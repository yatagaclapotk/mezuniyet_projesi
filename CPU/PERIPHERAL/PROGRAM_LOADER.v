==> flow/design.v <==
module PROGRAM_LOADER (
    input clk,
    input reset,
    input data_ready_uart,
    input data_ready_spi,
    input busy_spi,
    input busy_uart,
    input [7:0] data_in_uart,
    input [7:0] data_in_spi,
    output reg done,
    output reg cpu_halt,
    output reg clear,
    output reg we,
    output reg [32-1:0] write_ptr,
    output reg [32-1:0] w_addr,
    output reg [32-1:0] w_data
);
localparam STALL = 0, START_U = 1,START_S = 7, DATA_U = 2, DATA_S = 8, WAIT_ACK_U = 3, WAIT_ACK_S = 9, LOAD_U = 4, LOAD_S = 10, PC_TRANSFER_U = 5, PC_TRANSFER_S = 11,DONE = 6;
reg [1:0] wait_for_data;
reg [3:0] state;
reg [32-1:0] data_temp;
reg [23:0] timeout_counter;
always @(posedge clk) begin
    if(reset) begin
        state <= STALL;
        write_ptr <= 32'h00000000;
        cpu_halt <= 0;
        clear <= 0;
        we <= 0;
        wait_for_data <= 0;
        data_temp <= 0;
        done <= 0;
        timeout_counter <= 0;
    end
    else begin
        case (state)
            STALL : begin
                we <= 0;
                done <= 0;
                if(data_ready_uart|busy_uart) begin 
                    state <= START_U;
                    write_ptr <= 32'h00000000;  
                end
                else if(data_ready_spi|busy_spi) begin 
                    state <= START_S;
                    write_ptr <= 32'h00000000;  
                end
                else begin
                    state <= STALL;
                end
            end
            START_U: begin
                state <= DATA_U;
                cpu_halt <= 1;
            end
            START_S: begin
                state <= DATA_S;
                cpu_halt <= 1;
            end
            DATA_U : begin
                if(data_ready_uart) begin
                        case (wait_for_data)         
                        2'd0 : data_temp[7:0] <= data_in_uart;
                        2'd1 : data_temp[15:8] <= data_in_uart;
                        2'd2 : data_temp[23:16] <= data_in_uart;
                        2'd3 : data_temp[31:24] <= data_in_uart;
                        endcase
                    wait_for_data <= wait_for_data + 1;
                    clear <= 1;
                    state <= WAIT_ACK_U;
                end
            end
            DATA_S : begin
                if(data_ready_spi) begin
                        case (wait_for_data)         
                        2'd0 : data_temp[7:0] <= data_in_spi;
                        2'd1 : data_temp[15:8] <= data_in_spi;
                        2'd2 : data_temp[23:16] <= data_in_spi;
                        2'd3 : data_temp[31:24] <= data_in_spi;
                        endcase
                    wait_for_data <= wait_for_data + 1;
                    state <= WAIT_ACK_S;
                end
            end
            WAIT_ACK_U : begin
                clear <= 0;
                if(!data_ready_uart) begin
                    if(wait_for_data == 0) state <= LOAD_U;
                    else state <= DATA_U;
                end
            end
            WAIT_ACK_S : begin
                if(!data_ready_spi) begin
                    if(wait_for_data == 0) state <= LOAD_S;
                    else state <= DATA_S;
                end
            end
            LOAD_U : begin
                w_addr <= write_ptr;
                w_data <= data_temp;
                we <= 1;
                timeout_counter <= 0;
                state <= PC_TRANSFER_U;
            end
            LOAD_S : begin
                w_addr <= write_ptr;
                w_data <= data_temp;
                we <= 1;
                timeout_counter <= 0;
                state <= PC_TRANSFER_S;
            end
            PC_TRANSFER_U : begin
                we <= 0;
                if(data_ready_uart|busy_uart) begin  
                    state <= DATA_U;
                    write_ptr <= write_ptr + 4;
                end 
                else if(timeout_counter >= 24'd10_000_000) begin  
                    state <= DONE;
                end
                else begin
                    timeout_counter <= timeout_counter + 1;
                end
            end
            PC_TRANSFER_S : begin
                we <= 0;
                if(data_ready_spi|busy_spi) begin  
                    state <= DATA_S;
                    write_ptr <= write_ptr + 4;
                end 
                else if(timeout_counter >= 24'd10_000_000) begin  
                    state <= DONE;
                end
                else begin
                    timeout_counter <= timeout_counter + 1;
                end
            end
            DONE : begin
                done <= 1;
                cpu_halt <= 0;
                state <= STALL;
            end
            default: state <= STALL;
        endcase
    end
end
endmodule
# From RTL to reports: PROGRAM_LOADER

The steps from the RTL of PROGRAM_LOADER to its reports follow in flow order.
Lines are those of the file above, counted from 1.
Cell names lack the library's common part.
The mark n/a stands for no value.

Top module: PROGRAM_LOADER
Clock input: clk
Standard-cell library: sky130hd
Library corner: tt_025C_1v80

# After elaboration

Counts by Yosys on the flattened word-level netlist (proc, flatten, opt, wreduce; memories kept). Register bits leave out memories and registers merged into their read ports (data or address). Print and check cells are left out.

Bits in registers: 162
Bits of input ports: 22
Output and inout port bits: 100
Cells after elaboration: 123

Add/subtract/negate cells: 3
$lt $le $gt $ge: 1
Equal/unequal tests: 31
Multiplexer cells: 49
Bitwise gates (word level): 3
Reduce/logical cells: 22

Operators with widths:

| kind                                                             | number |
| 8-bit 2-to-1 mux                                                 | 16 |
| 32-bit 2-to-1 mux                                                | 4 |
| 32-bit parallel mux with 3-bit select                            | 1 |
| 24-bit parallel mux with 3-bit select                            | 1 |
| 24-bit 2-to-1 mux                                                | 3 |
| 8-bit parallel mux with 2-bit select                             | 4 |
| 4-bit parallel mux with 11-bit select                            | 1 |
| 2-bit inequality test (second input constant)                    | 16 |
| 32-bit by 3-bit adder with 32-bit output (second input constant) | 1 |
| 4-bit 2-to-1 mux                                                 | 7 |
| 24-bit by 1-bit adder with 24-bit output (second input constant) | 1 |
| 24-bit greater-or-equal comparator (second input constant)       | 1 |
| 5-bit AND reduction                                              | 4 |
| 4-bit by 3-bit == test with 1-bit output (second input constant) | 4 |
| 4-bit == test (second input constant)                            | 4 |
| 2-bit nonzero test                                               | 5 |
| 3-bit 2-to-1 mux                                                 | 3 |
| 4-bit by 2-bit == test with 1-bit output (second input constant) | 2 |
| 4-bit AND reduction                                              | 2 |
| 1-bit parallel mux with 2-bit select                             | 4 |
| 3-bit AND reduction                                              | 2 |
| 3-bit nonzero test                                               | 2 |
| 2-bit 2-to-1 mux                                                 | 3 |
| 2-bit == test (second input constant)                            | 2 |
| 2-bit AND reduction                                              | 2 |
| 2-bit OR reduction                                               | 2 |
| 4-bit by 1-bit == test with 1-bit output (second input constant) | 1 |
| 4-bit logical NOT                                                | 1 |

Other operator kinds: 9; their cells: 10.

# Depth

Longest topological path by Yosys (ltp), each cell counted once; first at word level (registers and memories cut), then after technology mapping (sequential cells cut; the memories' decode and read muxes count).

Depth in word-level cells: 4
ABC_AREA: 0
Depth in mapped cells: 8

# Netlist

Yosys stat after the flow's synthesis: flattened, memories mapped to cells. It holds for the ABC_AREA given above (unset counts as 0); a run with the other value may have another netlist.

Standard cells after synthesis: 629
Cell area after synthesis: 6787.8 sq um
Mapped flip-flops: 166
Buffer cells: 34

Cell types:

| cell type | number |
| dfxtp_1   | 104 |
| edfxtp_1  | 62 |
| mux2i_1   | 37 |
| nor2_1    | 81 |
| a21oi_1   | 32 |
| nand3_1   | 30 |
| xor2_1    | 15 |
| nand4_1   | 20 |
| nand2_1   | 32 |
| or3_1     | 17 |
| mux2_2    | 8 |
| ha_1      | 7 |
| nor3_1    | 15 |
| o211ai_1  | 10 |
| o21ai_0   | 15 |
| and3_1    | 10 |
| clkbuf_1  | 16 |
| inv_1     | 16 |

Other cell types: 40; their cells: 102.

# Timing after synthesis

Source: OpenSTA report_checks on the synthesized netlist (no wires, ideal clock, input and output delay 20% of the period each), path of least setup slack; recovery checks are left aside. Register names are those of the netlist, which keeps one name where synthesis merged equal registers.

Kind: input to register
Start: in reset
End: reg w_addr[10]
Clock period: 6330 ps
Input delay: 1266 ps
Library setup time: 483 ps
Arrival: 4466 ps
Data required time: 5847 ps
Path slack: 1381 ps
Path delay: 3683 ps
Driving pins on the path: 4
Path buffers: 3
Synthesis period reached: 4949 ps

"path delay" is the arrival time less input delay plus setup time.
"driving pins on the path" counts driving pins, that of a launching flip-flop among them; a cell with two outputs on the path counts twice.
"synthesis period reached" is the clock period less the worst setup slack; recovery checks do not enter. This is arithmetic on one report: input and output delays are still those of the set period (20% each).
Between the ends stands the longest chain of elaborated cells between them, by number of cells; it is not shown to be the way that was timed. Of several equally long chains one is given.
Each line given opens the expression or statement behind the cell; cells for indexed reads and writes are added by Yosys, which also makes memories of some case tables.

Cells stage by stage: clkbuf_1 clkbuf_1 buf_1 nor2_1
Length of the longest elaborated chain: 2
Elaborated cells between the ends (all ways): 2
Source lines of those cells: 0
Classes of those cells: logic (1); reduce/logical (1)

Ends and longest elaborated chain, after synthesis:

| element             | line | source |
| start, declared     | 3    | `input reset,` |
| 1-bit NOT           | n/a  |  |
| 2-bit AND reduction | n/a  |  |
| end, assigned       | 99   | `w_addr <= write_ptr;` |
| end, assigned       | 106  | `w_addr <= write_ptr;` |
| end, declared       | 15   | `output reg [32-1:0] w_addr,` |

# Path in the finished layout

From the final timing report of stored run 1: the path of least setup slack in the routed layout; clock arrival at registers is part of the times.
The report prints the path's times to 10 ps; the period is as set.

Kind: input to register
Start: in data_ready_uart
End: reg write_ptr[31]
Clock period: 5900 ps
Input delay: 1180 ps
Library setup time: 80 ps
Arrival: 3680 ps
Data required time: 6270 ps
Path slack: 2590 ps
Driving pins on the path: 7
Path buffers: 2

Between the ends stands the longest chain of elaborated cells between them, by number of cells; it is not shown to be the way that was timed. Of several equally long chains one is given.
At most two assigning lines are given for a register; there are more.

Cells stage by stage: clkdlybuf4s50_1 nor3b_1 a211oi_2 buf_4 nand4_1 or4_1 a21oi_1
Length of the longest elaborated chain: 3
Elaborated cells between the ends (all ways): 7
Classes of those cells: eq/ne (2); mux (3); logic (1); reduce/logical (1)

Ends and longest elaborated chain, post-layout:

| element                               | line | source |
| start, declared                       | 4    | `input data_ready_uart,` |
| 1-bit bitwise OR                      | 114  | `if(data_ready_uart\|busy_uart) begin` |
| 32-bit 2-to-1 mux                     | 114  |  |
| 32-bit parallel mux with 3-bit select | 36   | `case (state)` |
| end, assigned                         | 116  | `write_ptr <= write_ptr + 4;` |
| end, assigned                         | 129  | `write_ptr <= write_ptr + 4;` |
| end, declared                         | 14   | `output reg [32-1:0] write_ptr,` |

Hand-over note for PROGRAM_LOADER

PROGRAM_LOADER through Yosys and OpenROAD on sky130hd: 2 stored runs, unordered, with their settings and measured results. The constraints put input and output delay at 20% of the set period each and load the outputs with 0.01 pF.
By "power" is meant OpenSTA's value without simulated activity: inputs other than the clock are taken to toggle once in ten clock periods, and the tool carries that through the logic.
Among the settings, . means not set for that run.

| setting or result                         | stored run 1 | stored run 2 |
| period_ns                                 | 5.9          | 4.36         |
| CORE_UTILIZATION                          | 22           | 37           |
| SETUP_SLACK_MARGIN                        | -0.53        | 0.2          |
| PLACE_DENSITY                             | 0.87         | .            |
| CORE_ASPECT_RATIO                         | 0.71         | .            |
| ABC_AREA                                  | 0            | .            |
| CTS_CLUSTER_SIZE                          | 11           | .            |
| CTS_CLUSTER_DIAMETER                      | 138          | 188          |
| SLEW_MARGIN                               | 30           | 20           |
| MAX_ROUTING_LAYER                         | met4         | met5         |
| CAP_MARGIN                                | 20           | 15           |
| CORE_MARGIN                               | 2            | 5            |
| PLACE_DENSITY_LB_ADDON                    | .            | 0.14         |
| CELL_PAD_IN_SITES_DETAIL_PLACEMENT        | .            | 1            |
| TNS_END_PERCENT                           | .            | 100          |
| GPL_TIMING_DRIVEN                         | .            | 1            |
| MIN_ROUTING_LAYER                         | .            | met1         |
| area of the synthesized netlist (sq um)   | 6787.8       | 6787.8       |
| die area (sq um)                          | 32295.0      | 21154.2      |
| standard-cell area after layout (sq um)   | 8964.9       | 8763.4       |
| final utilization (%)                     | 29.4         | 48.6         |
| worst setup slack after layout (ps)       | 2585         | 1397         |
| setup total negative slack (ps)           | 0            | 0            |
| worst hold slack in the final report (ps) | 434          | 433          |
| power (mW)                                | 2.360        | 3.275        |

End of note.
