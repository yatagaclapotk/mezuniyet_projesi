==> flow/design.v <==
module UART (
    input wire tx_enable,  
    input wire rx_enable,  
    input wire clk,
    input wire reset,
    input wire clear,
    output wire tx_out,  
    input wire data_in,  
    input wire [7:0] data_out,  
    output wire rx_busy,
    output wire [7:0] rx_in,  
    output wire data_ready 
);
wire baud_enable_tx;
wire baud_enable_rx;
baudrate baudrate (
    .clk(clk),
    .reset(reset),
    .rx_enable(baud_enable_rx),
    .tx_enable(baud_enable_tx)
);
UART_tx UART_tx (
    .clk(clk),
    .reset(reset),
    .txena(tx_enable),
    .tx_baudena(baud_enable_tx),
    .data_out(data_out),
    .tx_out(tx_out)
);
UART_rx UART_rx (
    .clk(clk),
    .reset(reset),
    .rxena(rx_enable),
    .rx_baudena(baud_enable_rx),
    .data_in(data_in),
    .rx_in(rx_in),
    .rx_busy(rx_busy),
    .data_ready(data_ready),
    .clear(clear)
);
endmodule
module UART_rx (
    input wire clk,
    input wire data_in,  
    input wire reset, 
    input wire rx_baudena,  
    input wire rxena,  
    input wire clear,
    output reg [7:0] rx_in,  
    output reg rx_busy,
    output reg data_ready  
); 
parameter START = 2'b00;
parameter DATA = 2'b01;
parameter STOP = 2'b10;
reg [7:0] data_buffer = 8'b0;  
reg [1:0] state = START;
reg [3:0] bit_index = 4'b0;  
reg [3:0] sample_count = 4'b0;  
always @ (posedge clk or posedge reset) begin
    if (reset) begin
        rx_busy <= 0;
        rx_in <= 8'b0;
        state <= START;
        bit_index <= 0;
        sample_count <= 0;
        data_buffer <= 8'b0;
        data_ready <= 0;
    end else begin
    if (clear)
        data_ready <= 0;  
    if (~rxena && rx_baudena) begin
        case (state) 
            START: begin
                if (!data_in || sample_count != 0) begin  
                    rx_busy <= 1;  
                    sample_count <= sample_count + 1;  
                end else begin
                    rx_busy <= 0;
                end
                if (sample_count == 15) begin  
                    state <= DATA;
                    bit_index <= 0;
                    sample_count <= 0;
                    data_buffer <= 0;
                end
            end
            DATA: begin
                if (sample_count == 15) begin
                    sample_count <= 0;
                end else begin
                    sample_count <= sample_count + 1;  
                end
                if (sample_count == 8) begin
                    data_buffer[bit_index] <= data_in;
                    bit_index <= bit_index + 1;
                end else if (bit_index == 8 && sample_count == 15) begin
                    state <= STOP;
                end       
            end
            STOP: begin
                if (sample_count == 15 || (sample_count >= 8 && data_in)) begin
                    sample_count <= 0;
                    bit_index <= 0;
                    rx_in <= data_buffer;  
                    data_ready <= 1;  
                    state <= START;
                    rx_busy <= 0;
                end else
                    sample_count <= sample_count + 1;  
            end  
            default: begin
                state <= START;
            end        
        endcase
    end
    end
end
endmodule
module UART_tx(
   input wire [7:0] data_out,
   input wire clk,
   input wire reset,
   input wire txena,  
   input wire tx_baudena,  
   output reg tx_out
);
parameter IDLE = 2'b00;  
parameter START = 2'b01;
parameter DATA = 2'b10;
parameter STOP = 2'b11;
reg [1:0] state = IDLE;
reg [2:0] bit_index = 3'b0;   
reg [7:0] data_buffer = 8'b0;  
always @(posedge clk or posedge reset) begin
   if (reset) begin
      state <= IDLE;  
      bit_index <= 0;
      data_buffer <= 0;
      tx_out <= 1; 
   end else begin
      case (state)
         IDLE: begin
            tx_out <= 1;
            if (~txena) begin  
               state <= START;
               data_buffer <= data_out;
               bit_index <= 0;
            end
         end
         START: begin
            if (tx_baudena) begin
               tx_out <= 0;  
               state <= DATA;
            end
         end
         DATA: begin
            if (tx_baudena) begin
               tx_out <= data_buffer[bit_index];
               bit_index <= bit_index + 1;
               if (bit_index == 3'h7)
                  state <= STOP;
            end
         end
         STOP: begin
            if (tx_baudena) begin
               tx_out <= 1;  
               state <= IDLE;  
            end
         end
         default: begin
            state <= IDLE;
            tx_out <= 1;
         end   
      endcase
   end
end
endmodule
module baudrate (
    input wire clk,
    input wire reset,
    output wire rx_enable,
    output wire tx_enable
);
    parameter counter_tx = 5000000 / 19200;  
    parameter counter_rx = 5000000 / (19200 * 16);  
    reg [9:0] tx_acc = 0;
    reg [5:0] rx_acc = 0;
    assign tx_enable = (tx_acc == 0) ? 1'b1 : 1'b0;
    assign rx_enable = (rx_acc == 0) ? 1'b1 : 1'b0; 
    always @ (posedge clk or posedge reset) begin
        if (reset) begin
            tx_acc <= 0;
            rx_acc <= 0;
        end else begin
            if (rx_acc == counter_rx - 1) 
                rx_acc <= 0;
            else 
                rx_acc <= rx_acc + 1;
            if (tx_acc == counter_tx - 1) 
                tx_acc <= 0;
            else 
                tx_acc <= tx_acc + 1;
        end
    end
endmodule
Step by step through the tools: UART
Tool output for the design above, in the order of the flow. Line numbers count from 1 in the design file above. Operators: Yosys type, input widths -> output width; for muxes data width and select width s. Library cell names are shortened. The mark -- stands for no value.

Design top: UART. Clock port: clk. Standard-cell library: sky130hd. Corner: tt_025C_1v80.

Word-level counts
Source: Yosys, flattened and elaborated, memories not mapped. Widths are those after wreduce. Registers that Yosys merges into a memory's read port (data or address) are not register bits. Print and check cells do not count. Equal cells are merged and count once.

Flip-flop bits (word level): 58. The figure for bits in latches is 0. For word width x clocked read ports the number is 0. The entry for input port bits reads 14. For ROM bits the number is 0. For bits in writable memories the number is 0. Under output and inout bits stands 11. Elaborated cells: 117. The entry for memories kept reads 0.

The entry for bitwise gates (word level) reads 5. The figure for divide/modulo/power cells is 0. For shifts and indexed selects the number is 3. For muxes and demuxes the number is 41. Under reduce/logical cells stands 26. The figure for $mul is 0. The figure for $lt $le $gt $ge is 1. For add/sub/neg operators the number is 6. The entry for equality and inequality tests reads 22.

Operators by type and width (count): $mux 4 (7); $pmux 4 s3 (2); $mux 2 (9); $pmux 8 s2 (1); $mux 8 (2); $reduce_and 3->1 (4); $eq 4x4->1 const B (3); $mux 1 (11); $add 10x1->10 const B (1); $eq 10x9->1 const B (1); $logic_not 10->1 (1); $ne 2x1->1 const B (5); $ne 2x2->1 const B (5); $reduce_and 5->1 (2); $mux 10 (1); $shift 1x5->8 (1); $shift 1x5->8 const A (1); $add 4x1->4 const B (2); $reduce_and 4->1 (2); $reduce_bool 4->1 (2); $shiftx 8x3->1 (1); $and 8x8->8 (1); $or 8x8->8 (1); $not 8->8 (1); $pmux 2 s4 (1); $eq 2x2->1 const B (3); $reduce_bool 2->1 (3); $add 6x1->6 const B (1).

Not listed: further kinds 22, cells in them 29.

Depth
Longest topological path by Yosys (ltp), each cell counted once; first at word level (registers and memories cut), then after technology mapping (sequential cells cut; the memories' decode and read muxes count).

The figure for depth in word-level cells is 7. Under ABC_AREA stands 0. The figure for gate-level depth with buffers is 8. Under gate-level depth less buffers stands 7.

Netlist
Source: synth_stat.txt of the flow (Yosys; design flattened, memories mapped). It holds for the ABC_AREA given above (unset counts as 0); a run with the other value may have another netlist.

Cell types: dfrtp_1 (count 57, total area 1.43E+03 um^2); ha_1 (count 18, total area 225.216 um^2); o21ai_0 (count 26, total area 130.125 um^2); mux2_4 (count 8, total area 120.115 um^2); mux2_2 (count 10, total area 112.608 um^2); inv_1 (count 23, total area 86.333 um^2); nand2_1 (count 18, total area 67.565 um^2); nor2_1 (count 18, total area 67.565 um^2); nand3_1 (count 12, total area 60.058 um^2); a21oi_1 (count 11, total area 55.053 um^2); xnor2_1 (count 5, total area 43.792 um^2); and3_1 (count 6, total area 37.536 um^2); nand2b_1 (count 6, total area 37.536 um^2); nor3_1 (count 7, total area 35.034 um^2); xor2_1 (count 4, total area 35.034 um^2); o211ai_1 (count 4, total area 30.029 um^2); o31ai_1 (count 4, total area 30.029 um^2); dfstp_2 (count 1, total area 26.275 um^2).

Other cell types: 44; their cells: 75.

The figure for cells in the netlist is 313. The entry for flip-flops reads 58. Sequential part of the area: 1452.6 um^2. Under buffer cells stands 8. Cell area after synthesis: 3224.3 um^2.

By module: a second synthesis without flattening, with its own total; a netlist apart from the flattened one above.

For cell total of the unflattened synthesis the number is 316. The entry for area (unflattened synthesis) reads 3350.7 um^2.

Each row is one instance without its submodules.

By module: UART_rx (instances 1, sequential area 700.7 um^2, area 1729.2 um^2, cells 170); UART_tx (instances 1, sequential area 351.6 um^2, area 833.3 um^2, cells 75); baudrate (instances 1, sequential area 400.4 um^2, area 788.3 um^2, cells 71); UART (instances 1, sequential area 0.0 um^2, area 0.0 um^2, cells 0).

Timing after synthesis
Path of least setup slack by OpenSTA after synthesis, without wires, with an ideal clock, recovery checks aside; 20% of the period is set as input and as output delay. Where synthesis merged equal registers, the netlist keeps one of their names.

Path type: reg-to-reg. Start: register UART_rx.bit_index[0]. End: register UART_rx.data_buffer[2]. Library setup time: 120 ps. The entry for launch time at the first pin reads 0 ps. Data arrival time: 1908 ps. The figure for path delay is 2028 ps. The entry for period reads 1880 ps. Buffers on the path: 1. Stages on the path: 9. The figure for data required time is 1760 ps. For setup slack the number is -148 ps. The figure for period reached after synthesis is 2028 ps.

"path delay" = arrival - input delay + setup time. "stages on the path": output pins that drive a net of the path, with the launching flip-flop's if there is one; two outputs of one cell count as two. "period reached after synthesis" = period - worst setup slack (recovery checks aside). The figure is calculated, with input and output delays left at 20% of the set period. Between the ends stands the longest chain of elaborated cells between them, by number of cells; it is not shown to be the way that was timed. Of several equally long chains one is given. A line is the first line of the expression or statement that the cell stems from. Yosys adds cells for indexed reads and writes and turns some case tables into memories. At most two assigning lines are given for a register; there are more.

Path through: dfrtp_1 -> clkbuf_1 -> inv_1 -> ha_1 -> or2_2 -> o21ai_0 -> a21oi_1 -> nand2b_1 -> a31o_1. Length of the longest elaborated chain: 7. Elaborated cells on any way between the ends: 8. For source lines of those cells the number is 3. Classes of those cells: add/sub (1); shift (2); mux (2); logic (3).

Ends and longest elaborated chain, after synthesis: start, declared (RTL line 58) `reg [3:0] bit_index = 4'b0;`; start, assigned (RTL line 65) `bit_index <= 0;`; start, assigned (RTL line 96) `bit_index <= bit_index + 1;`; $neg 4->5 (RTL line 95) `data_buffer[bit_index] <= data_in;`; $shift 1x5->8 (RTL line 95); $not 8->8 (RTL line 95); $and 8x8->8 (RTL line 95); $or 8x8->8 (RTL line 95); $mux 8 (RTL line 94) `if (sample_count == 8) begin`; $pmux 8 s2 (RTL line 73) `case (state)`; end, assigned (RTL line 67) `data_buffer <= 8'b0;`; end, assigned (RTL line 95); end, declared (RTL line 56) `reg [7:0] data_buffer = 8'b0;`.

Worst path after layout
Path of least setup slack in the final report of flow run A (OpenROAD, finished layout, wires in). Where an end is a register, its clock arrival counts in the times. The path's times are printed in steps of 10 ps; the period is the one set.

Path type: input-to-reg. Start: input rx_enable. End: register UART_rx.data_buffer[4]. For setup slack the number is 1050 ps. Stages on the path: 6. Buffers on the path: 1. External input delay: 690 ps. The entry for launch time at the first pin reads 690 ps. The figure for data required time is 3670 ps. Library setup time: 80 ps. Data arrival time: 2620 ps. The entry for period reads 3430 ps.

Between the ends stands the longest chain of elaborated cells between them, by number of cells; it is not shown to be the way that was timed. Of several equally long chains one is given. At most two assigning lines are given for a register; there are more.

Path through: clkdlybuf4s50_1 -> nor4b_4 -> nand2_4 -> nor3_1 -> nand2_1 -> o22ai_1. Length of the longest elaborated chain: 3. Elaborated cells on any way between the ends: 3. For source lines of those cells the number is 1. Classes of those cells: logic (1); reduce/logical (2).

Ends and longest elaborated chain, after layout: start, declared (RTL line 3) `input wire rx_enable,`; $not 1->1 (RTL line 72) `if (~rxena && rx_baudena) begin`; $logic_and 1x1->1 (RTL line 72); $reduce_and 4->1; end, assigned (RTL line 67) `data_buffer <= 8'b0;`; end, assigned (RTL line 95) `data_buffer[bit_index] <= data_in;`; end, declared (RTL line 56) `reg [7:0] data_buffer = 8'b0;`.

Wiki page: UART / flow data

Top module UART; platform sky130hd; tools Yosys and OpenROAD; 2 stored runs in no particular order. Input and output delays are each 20% of the period that was set; the output load is 0.01 pF. "clock period achieved" is the run's clock period less its worst setup slack. It is reckoned from that one timing run; input and output delays stay at 20% of the period that was set. By "time on the worst setup path" is meant the share of the clock period that the worst setup path is allowed (20% is reserved at inputs, 20% at outputs), minus its slack. Clock arrival times at its registers enter into it. "total power of the final layout" rests on the timing tool's default activity at the inputs, not on a simulated workload. "time on the worst setup path" is known to 10 ps.

Flow run A has these settings: period_ns 3.43; CORE_UTILIZATION 22; SETUP_SLACK_MARGIN 0.45; PLACE_DENSITY_LB_ADDON 0.02; CORE_ASPECT_RATIO 0.92; CELL_PAD_IN_SITES_DETAIL_PLACEMENT 1; TNS_END_PERCENT 100; ABC_AREA 0; CTS_CLUSTER_SIZE 55; CAP_MARGIN 5; MIN_ROUTING_LAYER met2; CORE_MARGIN 2; SLEW_MARGIN 20. For the area of the synthesized netlist the run shows 3,224.3 um^2. The die outline area comes to 15,641.4 um^2. The measured standard-cell area of the final layout is 4,016.3 um^2. The measured post-layout utilization is 0.28. The setup slack of the worst path stands at 1,053 ps. For the worst hold slack after layout the run shows 481 ps. The measured total power of the final layout is 2,009 µW. For the clock period achieved the run shows 2,377 ps. The measured time on the worst setup path is 1,690 ps. Class of the worst setup path: input-to-reg.

Flow run B has these settings: period_ns 3.04; CAP_MARGIN 20; CORE_MARGIN 2; CORE_UTILIZATION 40; SLEW_MARGIN 20. For the area of the synthesized netlist the run shows 3,224.3 um^2. The die outline area comes to 8,794.7 um^2. The measured standard-cell area of the final layout is 3,766.1 um^2. The measured post-layout utilization is 0.485. The setup slack of the worst path stands at 824 ps. For the worst hold slack after layout the run shows 475 ps. The measured total power of the final layout is 1,815 µW. For the clock period achieved the run shows 2,216 ps. The measured time on the worst setup path is 2,220 ps. Class of the worst setup path: reg-to-reg.
